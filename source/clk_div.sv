==> flow/design.v <==
module clk_div #(
    parameter int DIV_WIDTH = 4
) (
    input  logic                 arst_ni,  
    input  logic                 clk_i,    
    input  logic [DIV_WIDTH-1:0] div_i,    
    output logic                 clk_o     
);
    logic [DIV_WIDTH-1:0] count;
    logic q_p, q_n;
    always_ff @(posedge clk_i or negedge arst_ni) begin
        if (!arst_ni)
            count <= 0;
        else if (count >= div_i - 1 || div_i <= 1)
            count <= 0;
        else
            count <= count + 1;
    end
    always_ff @(posedge clk_i or negedge arst_ni) begin
        if (!arst_ni)
            q_p <= 0;
        else
            q_p <= (count < (div_i >> 1));
    end
  always_ff @(posedge ~clk_i or negedge arst_ni) begin
        if (!arst_ni)
            q_n <= 0;
        else
            q_n <= q_p;
    end
    always_comb begin
      clk_o = (div_i <= 1) ? clk_i : 
                   (div_i[0]    ? (q_p | q_n) : q_p);
    end
endmodule
From RTL to reports: clk_div --
Tool output for the design above, in the order of the flow. Line numbers count from 1 in the design file above. Operators carry their Yosys type and port widths (W data, S select, Z words). A cell with n/a has no value.
Design: top clk_div, clock port clk_i, library sky130hd, corner tt_025C_1v80

Word level --
Source: Yosys, flattened and elaborated, memories not mapped. Widths are those after wreduce; folded enables and synchronous resets count as part of the registers. Registers that Yosys merges into a memory's read port (data or address) are not register bits. Print and check cells do not count. Equal cells are merged and count once.
Word-level totals: register bits after elaboration 6, input port bits 6, word-level cells 13, output and inout port bits 1
Operators by class: reductions and logical operators 1, order comparisons 3, bitwise gates (word level) 1, muxes and demuxes 3, $add $sub $neg 2
Operators by type and width (count):
- $ge A4 B32 Y1 | 1
- $sub A4 B1 Y5 const B | 1
- $add A4 B1 Y4 const B | 1
- $le A4 B1 Y1 const B | 1
- $lt A4 B3 Y1 | 1
- $mux W4 | 1
- $mux W1 | 2
- $or A1 B1 Y1 | 1
- $logic_or A1 B1 Y1 | 1

Depth --
Longest topological path by Yosys (ltp), each cell counted once; first at word level (registers and memories cut), then after technology mapping (sequential cells cut; the memories' decode and read muxes count).
Depth: word-level depth 4, ABC_AREA 1, gate-level depth with buffers 12, depth with buffers taken out 12

Synthesis result --
Yosys stat after the flow's synthesis: flattened, memories mapped to cells. It holds for the ABC_AREA given above (unset counts as 0); a run with the other value may have another netlist.
Cell types:
- sky130_fd_sc_hd__dfrtp_1 | count 5, area in all 125.12 sq um
- sky130_fd_sc_hd__ha_1 | count 9, area in all 112.608 sq um
- sky130_fd_sc_hd__nand2_1 | count 10, area in all 37.536 sq um
- sky130_fd_sc_hd__inv_1 | count 9, area in all 33.782 sq um
- sky130_fd_sc_hd__nor2_1 | count 8, area in all 30.029 sq um
- sky130_fd_sc_hd__dfrtn_1 | count 1, area in all 25.024 sq um
- sky130_fd_sc_hd__nand2_2 | count 4, area in all 25.024 sq um
- sky130_fd_sc_hd__bufinv_8 | count 1, area in all 17.517 sq um
- sky130_fd_sc_hd__xnor2_1 | count 2, area in all 17.517 sq um
- sky130_fd_sc_hd__xor2_1 | count 2, area in all 17.517 sq um
- sky130_fd_sc_hd__a21oi_1 | count 3, area in all 15.014 sq um
- sky130_fd_sc_hd__nand3_1 | count 2, area in all 10.01 sq um
- sky130_fd_sc_hd__nand3_2 | count 1, area in all 10.01 sq um
- sky130_fd_sc_hd__nor3_2 | count 1, area in all 10.01 sq um
- sky130_fd_sc_hd__inv_2 | count 2, area in all 7.507 sq um
Synthesis totals: flip-flop cells 6, area of sequential cells 150.1 sq um, cell area after synthesis 494.2 sq um, buffer cells 0, cell count 60

Hand-over note for clk_div

Top module clk_div; platform sky130hd; tools Yosys and OpenROAD; 2 stored runs in no particular order. Input and output delays are each 20% of the period that was set; the output load is 0.01 pF.
"total power of the final layout" rests on the timing tool's default activity at the inputs, not on a simulated workload.

[flow run A] flow files
==> flow/run.sh <==
#!/bin/bash
# the make line also repeats the synthesis and layout settings of config.mk as NAME=value (left out here)
make -C /OpenROAD-flow-scripts/flow DESIGN_CONFIG=/design/flow/config.mk WORK_HOME=/design/flow/orfs CLKGATE_MAP_FILE= finish
==> flow/config.mk <==
export PLATFORM = sky130hd
export DESIGN_NAME = clk_div
export DESIGN_NICKNAME = clk_div
export VERILOG_FILES = /design/flow/design.v
export SDC_FILE = /design/flow/constraint.sdc
export NUM_CORES = 4
export LEC_CHECK = 0
export ABC_AREA = 1
export CAP_MARGIN = 20
export CORE_ASPECT_RATIO = 0.89
export CORE_MARGIN = 2
export CORE_UTILIZATION = 43
export MAX_ROUTING_LAYER = met4
export SLEW_MARGIN = 20
export TNS_END_PERCENT = 60
==> flow/constraint.sdc <==
create_clock -name core_clock -period 2.05 [get_ports {clk_i}]
set_input_delay 0.4100 -clock core_clock [delete_from_list [all_inputs] [get_ports {clk_i}]]
set_output_delay 0.4100 -clock core_clock [all_outputs]
set_load 0.01 [all_outputs]

[flow run A] result: setup TNS -0.452 ns; setup slack of the worst path -0.452 ns; total power of the final layout 0.0007317 W; standard-cell area of the final layout 698.2 sq um; die outline area 1437.1 sq um; Yosys chip area after synthesis 494.2 sq um; utilization after routing 0.659

[flow run B] flow files
==> flow/run.sh <==
#!/bin/bash
# the make line also repeats the synthesis and layout settings of config.mk as NAME=value (left out here)
make -C /OpenROAD-flow-scripts/flow DESIGN_CONFIG=/design/flow/config.mk WORK_HOME=/design/flow/orfs CLKGATE_MAP_FILE= finish
==> flow/config.mk <==
export PLATFORM = sky130hd
export DESIGN_NAME = clk_div
export DESIGN_NICKNAME = clk_div
export VERILOG_FILES = /design/flow/design.v
export SDC_FILE = /design/flow/constraint.sdc
export NUM_CORES = 4
export LEC_CHECK = 0
export ABC_AREA = 0
export CAP_MARGIN = 20
export CELL_PAD_IN_SITES_DETAIL_PLACEMENT = 0
export CORE_ASPECT_RATIO = 1.85
export CORE_MARGIN = 2
export CORE_UTILIZATION = 25
export CTS_CLUSTER_SIZE = 94
export GPL_ROUTABILITY_DRIVEN = 1
export PLACE_DENSITY_LB_ADDON = 0.09
export SETUP_SLACK_MARGIN = 0.18
export SLEW_MARGIN = 10
export TNS_END_PERCENT = 90
==> flow/constraint.sdc <==
create_clock -name core_clock -period 3.02 [get_ports {clk_i}]
set_input_delay 0.6040 -clock core_clock [delete_from_list [all_inputs] [get_ports {clk_i}]]
set_output_delay 0.6040 -clock core_clock [all_outputs]
set_load 0.01 [all_outputs]

[flow run B] result: setup TNS -0.157 ns; setup slack of the worst path -0.157 ns; total power of the final layout 0.0004788 W; standard-cell area of the final layout 608.1 sq um; die outline area 2217.2 sq um; Yosys chip area after synthesis 460.4 sq um; utilization after routing 0.345

End of note.
